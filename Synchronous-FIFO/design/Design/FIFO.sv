==> flow/design.v <==
`timescale 1ns / 1ps
module FIFO(input clk, rst, wr, rd,
            input [7:0] din, output reg [7:0] dout,
            output empty, full);
  reg [3:0] wptr = 0, rptr = 0;
  reg [4:0] cnt = 0;
  reg [7:0] mem [15:0];
  always @(posedge clk)
    begin
      if (rst == 1'b1)
        begin
          wptr <= 0;
          rptr <= 0;
          cnt  <= 0;
        end
      else if (wr && !full)
        begin
          mem[wptr] <= din;
          wptr      <= wptr + 1;
          cnt       <= cnt + 1;
        end
      else if (rd && !empty)
        begin
          dout <= mem[rptr];
          rptr <= rptr + 1;
          cnt  <= cnt - 1;
        end
    end
  assign empty = (cnt == 0) ? 1'b1 : 1'b0;
  assign full  = (cnt == 16) ? 1'b1 : 1'b0;
endmodule
interface fifo_if;
  logic clock, rd, wr;          
  logic full, empty;            
  logic [7:0] data_in;          
  logic [7:0] data_out;         
  logic rst;                    
endinterface
* Reports on FIFO *
Tool output for the design above, in the order of the flow.
Line numbers count from 1 in the design file above.
Cell names lack the library's common part.
A cell with n/a has no value.

inputs
  design top = FIFO
  clock input = clk
  standard-cell library = sky130hd
  corner = tt_025C_1v80

* Elaborated design *
Source: Yosys, flattened and elaborated, memories not mapped. Widths are those after wreduce. Registers that Yosys merges into a memory's read port (data or address) are not register bits. Print and check cells do not count. Equal cells are merged and count once.
Memory sizes are those after Yosys's memory passes, which may raise the word count (mostly to a power of two), join words into wider ones and drop unused or constant bits.

word-level totals
  memory cells = 1
  clocked read ports x word width = 8
  input port bits = 12
  memory bits (writable) = 128
  cells after elaboration = 29
  bits in registers = 13
  output and inout bits = 10

memory list
  name  depth  bits a word  read ports  write ports  line  text
  mem   16     8            1           1            7     reg [7:0] mem [15:0];

operators by class
  muxes and demuxes = 10
  add/sub/neg operators = 4
  bitwise gates (word level) = 2
  equality and inequality tests = 1
  reduce/logical cells = 8

operators by type and width
  cell                                                                 number
  8-bit two-way mux                                                    2
  5-bit two-way mux                                                    2
  4-bit by 1-bit adder with 4-bit output (second input constant)       2
  4-bit two-way mux                                                    2
  5-bit by 1-bit adder with 5-bit output (second input constant)       1
  5-bit by 1-bit subtractor with 5-bit output (second input constant)  1
  5-bit == test (second input constant)                                1
  5-bit zero test                                                      1
  1-bit two-way mux                                                    4
  3-bit AND reduction                                                  1
  1-bit logical AND                                                    2
  1-bit NOT                                                            2
  1-bit zero test                                                      2
  2-bit AND reduction                                                  1
  2-bit nonzero test                                                   1

* Logic depth *
Yosys ltp: most cells in a row. Word level: on the elaborated netlist, between registers, memories and ports. Mapped: between sequential cells and ports; inverters and the memories' decode and read muxes count.

depth
  depth in word-level cells = 6
  ABC_AREA = 0
  mapped depth = 9
  depth with buffers taken out = 8

* Synthesis result *
Yosys stat after the flow's synthesis: flattened, memories mapped to cells. It holds for the ABC_AREA given above (unset counts as 0); a run with the other value may have another netlist.

synthesis totals
  flip-flop cells = 149
  area of sequential cells = 4344.2 µm²
  buffers = 18
  cell area after synthesis = 6058.3 µm²
  mapped cells = 359

cells by type
  type      number  total area (µm²)
  edfxtp_1  136     4.08E+03
  mux4_2    16      360.346
  mux2i_1   33      330.317
  dfxtp_1   13      260.25
  a221oi_1  16      140.134
  ha_1      8       100.096
  nor2_1    26      97.594
  o21ai_0   14      70.067
  a22oi_1   8       60.058
  nand2_1   15      56.304
  a21oi_1   9       45.043
  buf_2     9       45.043
  clkbuf_1  9       33.782
  inv_1     8       30.029
  o41ai_4   1       27.526
  xnor2_1   3       26.275
  xor2_1    3       26.275
  o211ai_2  2       25.024

Not listed: further types 21, cells in them 30.

* Path before layout *
Source: OpenSTA report_checks on the synthesized netlist (no wires, ideal clock, input and output delay 20% of the period each), path of least setup slack; recovery checks are left aside. Register names are those of the netlist, which keeps one name where synthesis merged equal registers.

timing path post-synthesis
  path type = input -> register
  start = input port wr
  end = register cnt[4]
  input delay = 0.620 ns
  path slack = 0.225 ns
  path delay = 2.255 ns
  data required time = 3.014 ns
  buffers on the path = 1
  clock period = 3.1 ns
  launch time at the first pin = 0.620 ns
  stages = 9
  setup time = 0.086 ns
  arrival = 2.789 ns
  synthesis period reached = 2.875 ns

"path delay" = arrival - input delay + setup time.
"stages" counts driving pins, that of a launching flip-flop among them; a cell with two outputs on the path counts twice.
"synthesis period reached" = period - worst setup slack (recovery checks aside). The figure is calculated, with input and output delays left at 20% of the set period.
The rows between start and end are the longest chain of elaborated cells between them; the timing report does not say that the signal goes this way. Where chains are equally long, one stands for them.
A line is the first line of the expression or statement that the cell stems from. Yosys adds cells for indexed reads and writes and turns some case tables into memories.
At most two assigning lines are given for a register; there are more.

on the way, post-synthesis
  cell sequence = clkbuf_1 > inv_1 > a21oi_1 > inv_1 > fa_1 > a21o_1 > a2111o_1 > o211a_1 > a211oi_1
  length of the longest elaborated chain = 2
  elaborated cells on any way between the ends = 3
  source lines of those cells = 1
  classes of those cells = mux: 1; reduce/logical: 2

RTL lines, path post-synthesis
  element            line  text
  from (decl)        2     module FIFO(input clk, rst, wr, rd,
  1-bit logical AND  16    else if (wr && !full)
  5-bit two-way mux  16
  to (assign)        20    cnt       <= cnt + 1;
  to (assign)        26    cnt  <= cnt - 1;
  to (decl)          6     reg [4:0] cnt = 0;

* Worst path after layout *
From the final timing report of run A: the path of least setup slack in the routed layout; clock arrival at registers is part of the times.

timing path post-layout
  path type = register -> output
  start = register cnt[1]
  end = output port empty
  launch time at the first pin = 0.42 ns
  external output delay = 0.58 ns
  clock period = 2.89 ns
  data required time = 2.31 ns
  stages = 4
  arrival = 1.78 ns
  path slack = 0.53 ns
  buffers on the path = 1

The rows between start and end are the longest chain of elaborated cells between them; the timing report does not say that the signal goes this way. Where chains are equally long, one stands for them.
At most two assigning lines are given for a register; there are more.

on the way, post-layout
  cell sequence = dfxtp_2 > or4_4 > nor2_1 > dlygate4sd2_1
  length of the longest elaborated chain = 2
  elaborated cells on any way between the ends = 2
  source lines of those cells = 1
  classes of those cells = mux: 1; reduce/logical: 1

RTL lines, path post-layout
  element            line  text
  from (decl)        6     reg [4:0] cnt = 0;
  from (assign)      20    cnt       <= cnt + 1;
  from (assign)      26    cnt  <= cnt - 1;
  5-bit zero test    29    assign empty = (cnt == 0) ? 1'b1 : 1'b0;
  1-bit two-way mux  29
  to (decl)          4     output empty, full);

Measured data: module FIFO, platform sky130hd, 2 stored runs of the flow under differing settings, order arbitrary. Input and output delays are each 20% of the period that was set; the output load is 0.01 pF.
"achieved clock period (ns)" = clock period - worst setup slack. The figure is calculated, with input and output delays left at 20% of the set period.
"worst setup path time (ns)" = time allowed to the worst setup path (clock period - input delay - output delay, where it has them) - its slack; a late launch clock adds to it, a late capture clock takes from it.
"finish__power__total": no workload was simulated; the value follows from the tool's default switching activity.

settings of run A
{
  "period_ns": 2.89,
  "CORE_UTILIZATION": 15,
  "SETUP_SLACK_MARGIN": 0.45,
  "PLACE_DENSITY": 0.64,
  "HOLD_SLACK_MARGIN": 0.17,
  "TNS_END_PERCENT": 70,
  "ABC_AREA": 0,
  "GPL_TIMING_DRIVEN": 1,
  "GPL_ROUTABILITY_DRIVEN": 0,
  "CAP_MARGIN": 5,
  "MIN_ROUTING_LAYER": "met2",
  "MAX_ROUTING_LAYER": "met5",
  "CORE_MARGIN": 2,
  "SLEW_MARGIN": 20
}
report of run A
yosys chip area after synthesis (um^2): 6058.3
finish__design__die__area: 42012.7
finish__design__instance__utilization: 0.1941
finish__timing__setup__ws: 0.532
finish__timing__hold__ws: 0.553
finish__power__total: 6.200e-03
achieved clock period (ns): 2.358
worst setup path time (ns): 1.78
worst setup path kind: register -> output

settings of run B
{
  "period_ns": 2.46,
  "CAP_MARGIN": 20,
  "CORE_MARGIN": 2,
  "CORE_UTILIZATION": 40,
  "SLEW_MARGIN": 20
}
report of run B
yosys chip area after synthesis (um^2): 6058.3
finish__design__die__area: 16146.8
finish__design__instance__utilization: 0.4964
finish__timing__setup__ws: 0.088
finish__timing__hold__ws: 0.544
finish__power__total: 7.024e-03
achieved clock period (ns): 2.372
worst setup path time (ns): 1.88
worst setup path kind: register -> output
